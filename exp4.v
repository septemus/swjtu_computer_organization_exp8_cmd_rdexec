==> flow/design.v <==
module exp4(
	input clk,
	input [2:0]S,
	input cin,
	input [15:0] operators,
	output exceed,
	output [15:0] ans,
	output [7:0] X,
	output [7:0] Y,
	output [7:0] alu_res
);
midware mw(operators,X,Y,clk);
assign alu_res=ans[7:0];
manipulate man(clk,S,X,Y,cin,ans,exceed);
endmodule
module manipulate(
	input clk,
	input [2:0]S,
	input [7:0]X,
	input [7:0]Y,
	input cin,
	output reg[15:0]ans,
	output reg exceed
	);
	initial
	begin
		ans<=8'h00;
	end
	always@(posedge clk)
	begin
			case(S)
				3'b000:ans<=16'b0000_0000_0000_0000;
				3'b001:ans<={8'b0000_0000,X&Y};
				3'b010:ans<={8'b0000_0000,X|Y};
				3'b011:ans<={8'b0000_0000,X^Y};
				3'b100:
				begin 
					ans<=X+Y+(cin?1'b0:1'b1);
				end
				3'b101:ans<={8'b0000_0000,X[6:0],1'b0};
				3'b110:ans<={8'b0000_0000,1'b0,X[7:1]};
				3'b111:ans<={8'b0000_0000,((X>>7)&1)?1:0,X[7:1]};
			endcase
	end
	always@(posedge clk)
	begin
		if(S==3'b100)
		begin
			if( ans[8]^ans[7] ) exceed<=1;
			else exceed<=0;
		end
		else exceed<=0;
	end
endmodule
module midware(
	input [15:0]key_out,
	output reg [7:0] X,
	output reg [7:0] Y,
	input clk
);
	always@(posedge clk)
	begin
		X<=key_out[15:8];
		Y<=key_out[7:0];
	end
endmodule
======== From RTL to reports: exp4 ========
Tool output for the design above, in the order of the flow.
Lines are those of the file above, counted from 1.
Cell names lack the library's common part.
The mark -- stands for no value.
set-up
  top ..................................... exp4
  clock input ............................. clk
  cell library ............................ sky130hd
  library corner .......................... tt_025C_1v80

======== After elaboration ========
Source: Yosys, flattened and elaborated, memories not mapped. Widths are those after wreduce; folded enables and synchronous resets count as part of the registers. Registers that Yosys merges into a memory's read port (data or address) are not register bits. Print and check cells do not count. Equal cells are merged and count once.
cells by class
  add/subtract/negate cells ............... 2
  equality and inequality tests ........... 7
  multiplexer cells ....................... 4
  bitwise logic cells ..................... 4
  reduce/logical cells .................... 1
operators by type and width
  kind                                                            count
  16-bit case mux with 8-bit select                               1
  16-bit by 1-bit adder with 16-bit output                        1
  3-bit equality test with constant B                             4
  8-bit by 8-bit adder with 9-bit output                          1
  8-bit AND                                                       1
  8-bit OR                                                        1
  8-bit bitwise XOR                                               1
  3-bit by 2-bit equality test with 1-bit output with constant B  2
  3-bit by 1-bit equality test with 1-bit output with constant B  1
  3-bit zero test                                                 1
  1-bit 2-to-1 mux                                                3
  1-bit bitwise XOR                                               1
bit counts
  flip-flop bits (word level) ............. 33
  output and inout bits ................... 41
  elaborated cells ........................ 22

======== Depth ========
Yosys ltp: most cells in a row. Word level: on the elaborated netlist, between registers, memories and ports. Mapped: between sequential cells and ports; inverters and the memories' decode and read muxes count.
depth
  depth after elaboration ................. 3
  ABC_AREA ................................ 0
  mapped depth ............................ 9
  gate-level depth less buffers ........... 9

======== After synthesis ========
Source: synth_stat.txt of the flow (Yosys; design flattened, memories mapped). It holds for the ABC_AREA given above (unset counts as 0); a run with the other value may have another netlist.
The area totals of this step are shown rounded.
cell types
  cell      count  total area (µm²)
  dfxtp_1   27     540.518
  ha_1      18     225.216
  buf_4     14     105.101
  a21oi_1   17     85.082
  inv_1     22     82.579
  mux2i_1   8      80.077
  xnor2_1   7      61.309
  nor2_1    14     52.55
  o21ai_0   10     50.048
  buf_6     4      45.043
  o22ai_1   5      31.28
  nand2_1   8      30.029
  a221oi_1  3      26.275
  xor2_1    3      26.275
  a211oi_2  2      25.024
  xnor3_1   1      22.522
  fa_1      1      20.019
  and3_1    3      18.768
Not listed: further types 29, cells in them 36.
mapped netlist
  cells in the netlist .................... 203
  mapped area ............................. 0.001803 mm²
  sequential area ......................... 0.0005405 mm²
  mapped flip-flops ....................... 27
  buffers ................................. 23
By module: a second synthesis without flattening, with its own total; a netlist apart from the flattened one above.
second synthesis, totals
  cell total of the unflattened synthesis .. 175
  area total of the unflattened synthesis .. 0.001551 mm²
Each row is one instance without its submodules.
by module
  module      times used  cells  area (mm²)  seq. area (mm²)
  manipulate  1           151    0.001171    0.0002002
  midware     1           16     0.0003203   0.0003203
  exp4        1           8      0.0000601   0

======== Worst setup path after synthesis ========
Source: OpenSTA report_checks on the synthesized netlist (no wires, ideal clock, input and output delay 20% of the period each), path of least setup slack; recovery checks are left aside. Register names are those of the netlist, which keeps one name where synthesis merged equal registers.
path after synthesis
  kind .................................... register to register
  from .................................... register mw.X[0]
  to ...................................... register man.ans[6]
  clock period ............................ 4.3 ns
  setup time .............................. 0.079 ns
  data arrival time ....................... 2.117 ns
  data required time ...................... 4.221 ns
  path slack .............................. 2.105 ns
  path delay .............................. 2.196 ns
  driving pins on the path ................ 9
  buffers on the path ..................... 0
  synthesis period reached ................ 2.195 ns
"path delay" = arrival - input delay + setup time.
"driving pins on the path" counts driving pins, that of a launching flip-flop among them; a cell with two outputs on the path counts twice.
"synthesis period reached" is the clock period less the worst setup slack; recovery checks do not enter. This is arithmetic on one report: input and output delays are still those of the set period (20% each).
The rows between start and end are the longest chain of elaborated cells between them; the timing report does not say that the signal goes this way. Where chains are equally long, one stands for them.
A line is the first line of the expression or statement that the cell stems from. Yosys adds cells for indexed reads and writes and turns some case tables into memories.
A register here has more assigning lines than the two given.
on the way, after synthesis
  cell sequence ........................... dfxtp_1 ha_1 fa_1 a211oi_2 nor2_2 xnor2_2 nand3_2 xnor3_1 o221ai_2
  length of the longest elaborated chain .. 3
  elaborated cells between the ends (all ways) .. 3
  RTL lines with such cells ............... 2
  those cells by class .................... add/sub (2); mux (1)
ends and longest elaborated chain, after synthesis
  what                                      RTL line  source
  start, declared                           57        output reg [7:0] X,
  start, assigned                           63        X<=key_out[15:8];
  8-bit by 8-bit adder with 9-bit output    38        ans<=X+Y+(cin?1'b0:1'b1);
  16-bit by 1-bit adder with 16-bit output  38
  16-bit case mux with 8-bit select         31        case(S)
  end, assigned                             33        3'b001:ans<={8'b0000_0000,X&Y};
  end, assigned                             34        3'b010:ans<={8'b0000_0000,X|Y};
  end, declared                             22        output reg[15:0]ans,

======== Worst path after layout ========
Path of least setup slack in the final report of run 1 (OpenROAD, finished layout, wires in). Where an end is a register, its clock arrival counts in the times.
path post-layout
  kind .................................... register to register
  from .................................... register mw.X[0]
  to ...................................... register man.ans[6]
  clock period ............................ 2.51 ns
  setup time .............................. 0.07 ns
  data arrival time ....................... 2.35 ns
  data required time ...................... 2.71 ns
  path slack .............................. 0.36 ns
  driving pins on the path ................ 9
  buffers on the path ..................... 0
The rows between start and end are the longest chain of elaborated cells between them; the timing report does not say that the signal goes this way. Where chains are equally long, one stands for them.
A register here has more assigning lines than the two given.
on the way, post-layout
  cell sequence ........................... dfxtp_4 ha_4 fa_2 ha_2 nand2_2 nor2_2 nand3_2 xnor3_1 o221ai_2
  length of the longest elaborated chain .. 3
  elaborated cells between the ends (all ways) .. 3
  RTL lines with such cells ............... 2
  those cells by class .................... add/sub (2); mux (1)
ends and longest elaborated chain, post-layout
  what                                      RTL line  source
  start, declared                           57        output reg [7:0] X,
  start, assigned                           63        X<=key_out[15:8];
  8-bit by 8-bit adder with 9-bit output    38        ans<=X+Y+(cin?1'b0:1'b1);
  16-bit by 1-bit adder with 16-bit output  38
  16-bit case mux with 8-bit select         31        case(S)
  end, assigned                             33        3'b001:ans<={8'b0000_0000,X&Y};
  end, assigned                             34        3'b010:ans<={8'b0000_0000,X|Y};
  end, declared                             22        output reg[15:0]ans,

Memo
Re: implementation data of exp4

Settings and measured results of 2 stored flow runs for module exp4 (sky130hd), not sorted in any way. The constraints put input and output delay at 20% of the set period each and load the outputs with 0.01 pF.
By "achieved period" is meant the clock period of the run minus its worst setup slack. This is arithmetic on one report: input and output delays are still those of the set period (20% each).
By "critical path time" is meant the share of the clock period that the worst setup path is allowed (20% is reserved at inputs, 20% at outputs), minus its slack. Clock arrival times at its registers enter into it.
Measured values are rounded.

---- run 1 ----
settings
  period_ns = 2.51
  SETUP_SLACK_MARGIN = 0.29
  CAP_MARGIN = 20
  CORE_MARGIN = 2
  CORE_UTILIZATION = 40
  SLEW_MARGIN = 20
results
  standard-cell area after routing ........ 0.002429 mm²
  synthesis area .......................... 0.001803 mm²
  critical path time ...................... 2.15 ns
  type of the worst setup path ............ register to register
  area of the die ......................... 0.00506 mm²
  worst hold slack after layout ........... 0.520 ns
  total negative setup slack .............. 0.000 ns
  achieved period ......................... 2.151 ns
  utilization after layout ................ 55.8%
  worst setup slack after layout .......... 0.359 ns

---- run 2 ----
settings
  period_ns = 4.47
  CORE_UTILIZATION = 48
  PLACE_DENSITY = 0.75
  HOLD_SLACK_MARGIN = -0.03
  CORE_ASPECT_RATIO = 0.63
  CELL_PAD_IN_SITES_DETAIL_PLACEMENT = 0
  TNS_END_PERCENT = 50
  ABC_AREA = 0
  GPL_ROUTABILITY_DRIVEN = 1
  CTS_CLUSTER_SIZE = 13
  CTS_CLUSTER_DIAMETER = 365
  CAP_MARGIN = 20
  CORE_MARGIN = 2
  SLEW_MARGIN = 20
results
  synthesis area .......................... 0.001803 mm²
  utilization after layout ................ 64.5%
  worst hold slack after layout ........... 0.533 ns
  area of the die ......................... 0.004276 mm²
  total negative setup slack .............. 0.000 ns
  critical path time ...................... 1.98 ns
  type of the worst setup path ............ input to register
  standard-cell area after routing ........ 0.002291 mm²
  worst setup slack after layout .......... 1.599 ns
  achieved period ......................... 2.871 ns
